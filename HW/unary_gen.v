==> flow/design.v <==
module unary_gen #(parameter width=10)(scalar, clk, reset, u_out, out_count);
input [7:0] scalar;
input clk, reset;
output reg u_out;
output reg [width-1:0] out_count;
wire [width-1:0] temp;
assign temp = scalar << (width-8);
always @(posedge clk) begin
	if (reset || (out_count == (2**width)-1)) begin
		out_count <= 0;
	end else begin
		out_count <= out_count + 1;
        u_out <= (out_count < temp)? 1'b1 : 1'b0;
	end
end
endmodule
## Reports on unary_gen

The steps from the RTL of unary_gen to its reports follow in flow order.
Line numbers count from 1 in the design file above.
Library cell names are shortened.
A cell with n/a has no value.

- Design top: unary_gen
- Clock: clk
- Library: sky130hd
- Library corner: tt_025C_1v80

## Word level

Counts by Yosys on the flattened word-level netlist (proc, flatten, opt, wreduce; memories kept). Register bits leave out memories and registers merged into their read ports (data or address); mux counts leave out enables and synchronous resets folded into registers. Print and check cells are left out. Cells with the same type and inputs are merged into one.

- Flip-flop bits (word level): 11
- Bits in latches: 0
- RAM bits: 0
- Memory bits (read-only): 0
- Clocked read ports x word width: 0
- Memories kept: 0
- Output and inout port bits: 11

- $add $sub $neg: 1
- $mul: 0
- Divide/modulo/power cells: 0
- Magnitude comparators: 1
- Eq/ne operators: 1
- Shift-type cells: 0
- Multiplexer cells: 1
- Bitwise operators: 0
- Reduce/logical cells: 1

Operators by type and width:

| operator | count |
|---|---|
| adder 10 x 1 -> 10 bit with constant B | 1 |
| < comparator 10 bit | 1 |
| == test 10 bit with constant B | 1 |
| logical OR 1 bit | 1 |
| two-way mux 1 bit | 1 |

## Logic depth

Depth = most cells in a row (Yosys ltp): at word level without a register or memory, in the mapped netlist without a sequential cell, where the memories' decode and read muxes count.

- Depth after elaboration: 2
- ABC_AREA: 0
- Mapped depth: 5
- Mapped depth without buffers: 5

## After synthesis

Source: synth_stat.txt of the flow (Yosys; design flattened, memories mapped). It holds for the ABC_AREA given above (unset counts as 0); a run with the other value may have another netlist.

- Mapped cells: 68
- Cell area after synthesis: 636.9 sq um
- Sequential area: 230.2 sq um
- Mapped flip-flops: 11
- Buffers: 0

Cell types:

| cell | count | area in all (sq um) |
|---|---|---|
| dfxtp_1 | 10 | 200.192 |
| ha_1 | 8 | 100.096 |
| xor2_1 | 4 | 35.034 |
| inv_1 | 9 | 33.782 |
| edfxtp_1 | 1 | 30.029 |
| nor2_2 | 4 | 25.024 |
| a31o_4 | 1 | 17.517 |
| xnor2_1 | 2 | 17.517 |
| a21o_1 | 2 | 15.014 |
| a21oi_1 | 3 | 15.014 |
| nand3_1 | 3 | 15.014 |
| nor2_1 | 4 | 15.014 |
| o211ai_1 | 2 | 15.014 |
| and4_4 | 1 | 11.261 |
| o21ai_0 | 2 | 10.01 |
| a41oi_1 | 1 | 8.758 |
| and2_4 | 1 | 8.758 |
| nand4b_1 | 1 | 8.758 |

Not listed: further types 8, cells in them 9.

## Path before layout

Source: OpenSTA report_checks on the synthesized netlist (no wires, ideal clock, input and output delay 20% of the period each), path of least setup slack; recovery checks are left aside. Register names are those of the netlist, which keeps one name where synthesis merged equal registers.

- Path type: reg-to-reg
- Start point: reg out_count[0]
- End point: reg u_out
- Period: 2120 ps
- Library setup time: 290 ps
- Launch time at the first pin: 0 ps
- Arrival time: 1079 ps
- Data required time: 1830 ps
- Slack: 751 ps
- Delay of the path: 1369 ps
- Driving pins on the path: 5
- Synthesis period reached: 1369 ps

"delay of the path" = arrival - input delay + setup time.
"driving pins on the path" counts driving pins, that of a launching flip-flop among them; a cell with two outputs on the path counts twice.
"synthesis period reached" = period - worst setup slack (recovery checks aside). The figure is calculated, with input and output delays left at 20% of the set period.
Between the ends stands the longest chain of elaborated cells between them, by number of cells; it is not shown to be the way that was timed. Of several equally long chains one is given.
Each line given opens the expression or statement behind the cell; cells for indexed reads and writes are added by Yosys, which also makes memories of some case tables.
Only ways into the end's enable, where the timed path ends, are counted here.

- Cell sequence: dfxtp_1 -> ha_1 -> and2_4 -> a31o_4 -> inv_1
- Cells in the longest elaborated chain: 2

Ends and longest elaborated chain, after synthesis:

| what | line | RTL |
|---|---|---|
| start, declared | 5 | `output reg [width-1:0] out_count;` |
| start, assigned | 10 | `out_count <= 0;` |
| start, assigned | 12 | `out_count <= out_count + 1;` |
| == test 10 bit | 9 | `if (reset \|\| (out_count == (2**width)-1)) begin` |
| logical OR 1 bit | 9 |  |
| end, assigned | 13 | `u_out <= (out_count < temp)? 1'b1 : 1'b0;` |
| end, declared | 4 | `output reg u_out;` |

## Timing after layout

Path of least setup slack in the final report of run 1 (OpenROAD, finished layout, wires in). Where an end is a register, its clock arrival counts in the times.
The path's times are printed in steps of 10 ps; the period is the one set.

- Path type: reg-to-reg
- Start point: reg out_count[6]
- End point: reg u_out
- Period: 898 ps
- Library setup time: 260 ps
- Launch time at the first pin: 270 ps
- Arrival time: 1250 ps
- Data required time: 910 ps
- Slack: -340 ps
- Driving pins on the path: 5

Between the ends stands the longest chain of elaborated cells between them, by number of cells; it is not shown to be the way that was timed. Of several equally long chains one is given.
The path ends at the data pin of a flip-flop with enable; ways to the enable are not counted.

- Cell sequence: dfxtp_4 -> ha_4 -> o211ai_1 -> o21ai_1 -> a41oi_2
- Cells in the longest elaborated chain: 2

Ends and longest elaborated chain, post-layout:

| what | line | RTL |
|---|---|---|
| start, declared | 5 | `output reg [width-1:0] out_count;` |
| start, assigned | 10 | `out_count <= 0;` |
| start, assigned | 12 | `out_count <= out_count + 1;` |
| < comparator 10 bit | 13 | `u_out <= (out_count < temp)? 1'b1 : 1'b0;` |
| two-way mux 1 bit | 13 |  |
| end, assigned | 13 |  |
| end, declared | 4 | `output reg u_out;` |

--- measured runs ---
2 stored runs of unary_gen in the flow (synthesis by Yosys, layout by OpenROAD, sky130hd cells), in arbitrary order. Constraints: input delay and output delay 20% of the set period each, output load 0.01 pF.
"reached clock period": clock period set for the run, less the worst setup slack. It is reckoned from that one timing run; input and output delays stay at 20% of the period that was set.
"worst setup path time" = time allowed to the worst setup path (clock period - input delay - output delay, where it has them) - its slack; a late launch clock adds to it, a late capture clock takes from it.
"power" rests on the timing tool's default activity at the inputs, not on a simulated workload.
"worst setup path time" is known to 10 ps.

### Run 1

==> flow/run.sh <==
#!/bin/bash
# the make line also repeats the synthesis and layout settings of config.mk as NAME=value (left out here)
make -C /OpenROAD-flow-scripts/flow DESIGN_CONFIG=/design/flow/config.mk WORK_HOME=/design/flow/orfs CLKGATE_MAP_FILE= finish
==> flow/config.mk <==
export PLATFORM = sky130hd
export DESIGN_NAME = unary_gen
export DESIGN_NICKNAME = unary_gen
export VERILOG_FILES = /design/flow/design.v
export SDC_FILE = /design/flow/constraint.sdc
export NUM_CORES = 4
export LEC_CHECK = 0
export CAP_MARGIN = 20
export CELL_PAD_IN_SITES_GLOBAL_PLACEMENT = 0
export CORE_MARGIN = 10
export CORE_UTILIZATION = 41
export GPL_ROUTABILITY_DRIVEN = 1
export PLACE_DENSITY = 0.37
export SETUP_SLACK_MARGIN = 0.0
export SLEW_MARGIN = 20
==> flow/constraint.sdc <==
create_clock -name core_clock -period 0.898 [get_ports {clk}]
set_input_delay 0.1796 -clock core_clock [delete_from_list [all_inputs] [get_ports {clk}]]
set_output_delay 0.1796 -clock core_clock [all_outputs]
set_load 0.01 [all_outputs]

Results of run 1:
- Area of the synthesized netlist: 636.9 sq um
- Die area: 3529.6 sq um
- Standard-cell area of the final layout: 1184.9 sq um
- Final utilization: 79.6 %
- Worst setup slack after layout: -336 ps
- Setup TNS: -4124 ps
- Final worst hold slack: 535 ps
- Power: 1.050 mW
- Reached clock period: 1234 ps
- Worst setup path time: 1230 ps
- Worst setup path kind: reg-to-reg

### Run 2

==> flow/run.sh <==
#!/bin/bash
# the make line also repeats the synthesis and layout settings of config.mk as NAME=value (left out here)
make -C /OpenROAD-flow-scripts/flow DESIGN_CONFIG=/design/flow/config.mk WORK_HOME=/design/flow/orfs CLKGATE_MAP_FILE= finish
==> flow/config.mk <==
export PLATFORM = sky130hd
export DESIGN_NAME = unary_gen
export DESIGN_NICKNAME = unary_gen
export VERILOG_FILES = /design/flow/design.v
export SDC_FILE = /design/flow/constraint.sdc
export NUM_CORES = 4
export LEC_CHECK = 0
export CAP_MARGIN = 20
export CORE_MARGIN = 2
export CORE_UTILIZATION = 40
export SETUP_SLACK_MARGIN = -0.08
export SLEW_MARGIN = 20
==> flow/constraint.sdc <==
create_clock -name core_clock -period 1.51 [get_ports {clk}]
set_input_delay 0.3020 -clock core_clock [delete_from_list [all_inputs] [get_ports {clk}]]
set_output_delay 0.3020 -clock core_clock [all_outputs]
set_load 0.01 [all_outputs]

Results of run 2:
- Area of the synthesized netlist: 636.9 sq um
- Die area: 1927.2 sq um
- Standard-cell area of the final layout: 919.6 sq um
- Final utilization: 61.0 %
- Worst setup slack after layout: -32 ps
- Setup TNS: -71 ps
- Final worst hold slack: 474 ps
- Power: 0.5982 mW
- Reached clock period: 1542 ps
- Worst setup path time: 1240 ps
- Worst setup path kind: reg-to-output
--- end ---
