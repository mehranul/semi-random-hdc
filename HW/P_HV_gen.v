==> flow/design.v <==
module P_HV_gen (clk, reset, scalar, out_p);
input clk, reset;
input reg [9:0] scalar;
output out_p;
wire bs_vdc, Q_T;
vdc10bit vdc(clk, reset, scalar, bs_vdc);
jk_ff TFF(bs_vdc, bs_vdc, clk, Q_T);
assign out_p = bs_vdc ^ Q_T;
endmodule
module jk_ff ( input j, input k, input clk, output q);  
   reg q;  
   always @ (posedge clk) begin  
      case ({j,k})  
         2'b00 :  q <= q;  
         2'b01 :  q <= 0;  
         2'b10 :  q <= 1;  
         2'b11 :  q <= ~q;  
      endcase 
	end	  
endmodule
module vdc10bit(clk, reset, scalar, bs);
input clk,reset;
input [9:0] scalar;
output bs;
reg [9:0] outcount;
wire [9:0] vdcout;
always@(posedge clk)
begin
    if(reset)
        outcount <= 0;
    else
        outcount <= outcount + 1;
end
assign vdcout [9:0] = {outcount[0],outcount[1],outcount[2],outcount[3],outcount[4],outcount[5],outcount[6],outcount[7],outcount[8],outcount[9]};
assign bs = (scalar > vdcout) ? 1'b1:1'b0;
endmodule
== Reports on P_HV_gen ==
Tool output for the design above, in the order of the flow.
Lines are those of the file above, counted from 1.
Cell names lack the library's common part.
Not given: n/a
Set-up
  top module: P_HV_gen
  clock: clk
  library: sky130hd
  timing corner: tt_025C_1v80

== Word-level counts ==
Source: Yosys, flattened and elaborated, memories not mapped. Widths are those after wreduce. Registers that Yosys merges into a memory's read port (data or address) are not register bits. Print and check cells do not count.
Operators by class
  div/mod/pow operators: 0
  mux-type cells: 2
  add/sub/neg operators: 1
  shifts and indexed selects: 0
  eq/ne operators: 3
  bitwise gates (word level): 2
  reductions and logical operators: 1
  order comparisons: 1
  $mul: 0
Operators with widths (number)
  10-bit by 1-bit adder with 10-bit output (second input constant): 1
  10-bit > comparator: 1
  2-bit == test (second input constant): 2
  1-bit parallel mux with 3-bit select: 1
  2-bit by 1-bit == test with 1-bit output (second input constant): 1
  2-bit zero test: 1
  1-bit bitwise XOR: 1
  1-bit NOT: 1
  1-bit two-way mux: 1
Bit counts
  input port bits: 12
  output and inout port bits: 1
  bits in latches: 0
  ROM bits: 0
  memories kept: 0
  memory bits (writable): 0
  clocked read ports x word width: 0
  flip-flop bits (word level): 11
  word-level cells: 12

== Longest topological paths ==
Longest topological path by Yosys (ltp), each cell counted once; first at word level (registers and memories cut), then after technology mapping (sequential cells cut; the memories' decode and read muxes count).
Depth
  depth after elaboration: 4
  ABC_AREA: 0
  mapped depth: 6
  gate-level depth less buffers: 6

== Netlist ==
The flow's flattened synthesis, as Yosys stat reports it; memories are mapped. The netlist is that of the ABC_AREA named above (0 if unset); the other value can give another one.
Mapped netlist
  synthesis area: 0.0007507 mm2
  sequential area: 0.0002302 mm2
  flip-flop cells: 11
  standard cells after synthesis: 86
  buffer cells: 1
Cell types
  dfxtp_1: number 10, area in all 200.192 um2
  ha_1: number 11, area in all 137.632 um2
  xnor2_1: number 7, area in all 61.309 um2
  inv_1: number 12, area in all 45.043 um2
  nor2_1: number 12, area in all 45.043 um2
  edfxtp_1: number 1, area in all 30.029 um2
  a2111oi_4: number 1, area in all 27.526 um2
  nand2_1: number 6, area in all 22.522 um2
  nand3_1: number 4, area in all 20.019 um2
  nand4_1: number 3, area in all 18.768 um2
  a21o_1: number 2, area in all 15.014 um2
  a21oi_1: number 3, area in all 15.014 um2
  o221ai_2: number 1, area in all 15.014 um2
  and3_1: number 2, area in all 12.512 um2
  nand4_2: number 1, area in all 12.512 um2
  or3_4: number 1, area in all 11.261 um2
  o21ai_1: number 2, area in all 10.01 um2
  a211o_1: number 1, area in all 8.758 um2
Other cell types: 6; their cells: 6.
By module: a second synthesis without flattening, with its own total; a netlist apart from the flattened one above.
Second synthesis, totals
  cells (unflattened synthesis): 81
  area total of the unflattened synthesis: 0.0007019 mm2
Each row is one instance without its submodules.
Modules
  vdc10bit: area 0.0006494 mm2, instances 1, cells 77, sequential area 0.0002002 mm2
  jk_ff: area 0.0000438 mm2, instances 1, cells 3, sequential area 0.00003 mm2
  P_HV_gen: area 0.0000088 mm2, instances 1, cells 1, sequential area 0 mm2

== Path before layout ==
Path of least setup slack by OpenSTA after synthesis, without wires, with an ideal clock, recovery checks aside; 20% of the period is set as input and as output delay. Where synthesis merged equal registers, the netlist keeps one of their names.
Timing path after synthesis
  path kind: input -> output
  start point: input scalar[9]
  end point: output out_p
  launch time at the first pin: 406 ps
  arrival time: 1482 ps
  external input delay: 406 ps
  path slack: 142 ps
  data required time: 1624 ps
  buffers on the path: 0
  clock period: 2030 ps
  delay of the path: 1076 ps
  stages: 5
  output delay: 406 ps
  synthesis period reached: 1888 ps
"delay of the path" = arrival - input delay + setup time.
A path that ends at an output port has no setup time.
"stages": output pins that drive a net of the path, with the launching flip-flop's if there is one; two outputs of one cell count as two.
"synthesis period reached" is the clock period less the worst setup slack; recovery checks do not enter. This is arithmetic on one report: input and output delays are still those of the set period (20% each).
The rows between start and end are the longest chain of elaborated cells between them; the timing report does not say that the signal goes this way. Where chains are equally long, one stands for them.
Each line given opens the expression or statement behind the cell; cells for indexed reads and writes are added by Yosys, which also makes memories of some case tables.
Between the ends, after synthesis
  cells stage by stage: ha_1 -> nand4_2 -> or3_4 -> a21o_1 -> o221ai_2
  cells in the longest elaborated chain: 3
  elaborated cells between the ends (all ways): 3
  RTL lines with such cells: 2
  those cells by class: compare: 1; mux: 1; logic: 1
RTL lines, path after synthesis
  start: declaration: RTL line 3  | input reg [9:0] scalar;
  10-bit > comparator: RTL line 35  | assign bs = (scalar > vdcout) ? 1'b1:1'b0;
  1-bit two-way mux: RTL line 35
  1-bit bitwise XOR: RTL line 8  | assign out_p = bs_vdc ^ Q_T;
  end: declaration: RTL line 4  | output out_p;

== Timing after layout ==
From the final timing report of stored run 1: the path of least setup slack in the routed layout; clock arrival at registers is part of the times.
The path's times are printed in steps of 10 ps; the period is the one set.
Timing path after layout
  path kind: input -> output
  start point: input scalar[9]
  end point: output out_p
  external input delay: 620 ps
  launch time at the first pin: 620 ps
  stages: 7
  clock period: 3120 ps
  buffers on the path: 2
  data required time: 2500 ps
  arrival time: 2450 ps
  output delay: 620 ps
  path slack: 40 ps
The rows between start and end are the longest chain of elaborated cells between them; the timing report does not say that the signal goes this way. Where chains are equally long, one stands for them.
Between the ends, after layout
  cells stage by stage: clkdlybuf4s50_1 -> ha_4 -> nand4_2 -> or3_4 -> a21o_1 -> o221ai_2 -> dlygate4sd2_1
  cells in the longest elaborated chain: 3
  elaborated cells between the ends (all ways): 3
  RTL lines with such cells: 2
  those cells by class: compare: 1; mux: 1; logic: 1
RTL lines, path after layout
  start: declaration: RTL line 3  | input reg [9:0] scalar;
  10-bit > comparator: RTL line 35  | assign bs = (scalar > vdcout) ? 1'b1:1'b0;
  1-bit two-way mux: RTL line 35
  1-bit bitwise XOR: RTL line 8  | assign out_p = bs_vdc ^ Q_T;
  end: declaration: RTL line 4  | output out_p;

Design P_HV_gen on sky130hd. What follows are 2 stored runs of the flow, each under its own settings; their order means nothing. The constraints put input and output delay at 20% of the set period each and load the outputs with 0.01 pF.
"achieved clock period" is the run's clock period less its worst setup slack. It is reckoned from that one timing run; input and output delays stay at 20% of the period that was set.
"worst path time" = time allowed to the worst setup path (clock period - input delay - output delay, where it has them) - its slack; a late launch clock adds to it, a late capture clock takes from it.
"total power after layout" is the tool's figure for a default switching activity; nothing was simulated.
"worst path time" is known to 10 ps.

==> stored run 1: settings <==
{ "period_ns": 3.12, "CAP_MARGIN": 20, "CORE_MARGIN": 2, "CORE_UTILIZATION": 40, "SLEW_MARGIN": 20 }
==> stored run 1: results <==
total power after layout: 342.8 uW
achieved clock period: 3076 ps
standard-cell area after routing: 0.0009622 mm2
post-layout utilization: 55.1%
netlist area reported by Yosys: 0.0007507 mm2
worst slack on setup checks: 44 ps
worst hold slack after layout: 459 ps
worst path time: 1830 ps
critical path type: input -> output
full die area: 0.0022392 mm2

==> stored run 2: settings <==
{ "period_ns": 2.62, "CORE_UTILIZATION": 34, "PLACE_DENSITY_LB_ADDON": 0.24, "CTS_CLUSTER_SIZE": 32, "SLEW_MARGIN": 15, "CAP_MARGIN": 20, "CORE_MARGIN": 2 }
==> stored run 2: results <==
total power after layout: 433.3 uW
achieved clock period: 2518 ps
standard-cell area after routing: 0.0010923 mm2
post-layout utilization: 50.8%
netlist area reported by Yosys: 0.0007507 mm2
worst slack on setup checks: 102 ps
worst hold slack after layout: 520 ps
worst path time: 1470 ps
critical path type: input -> output
full die area: 0.0026 mm2
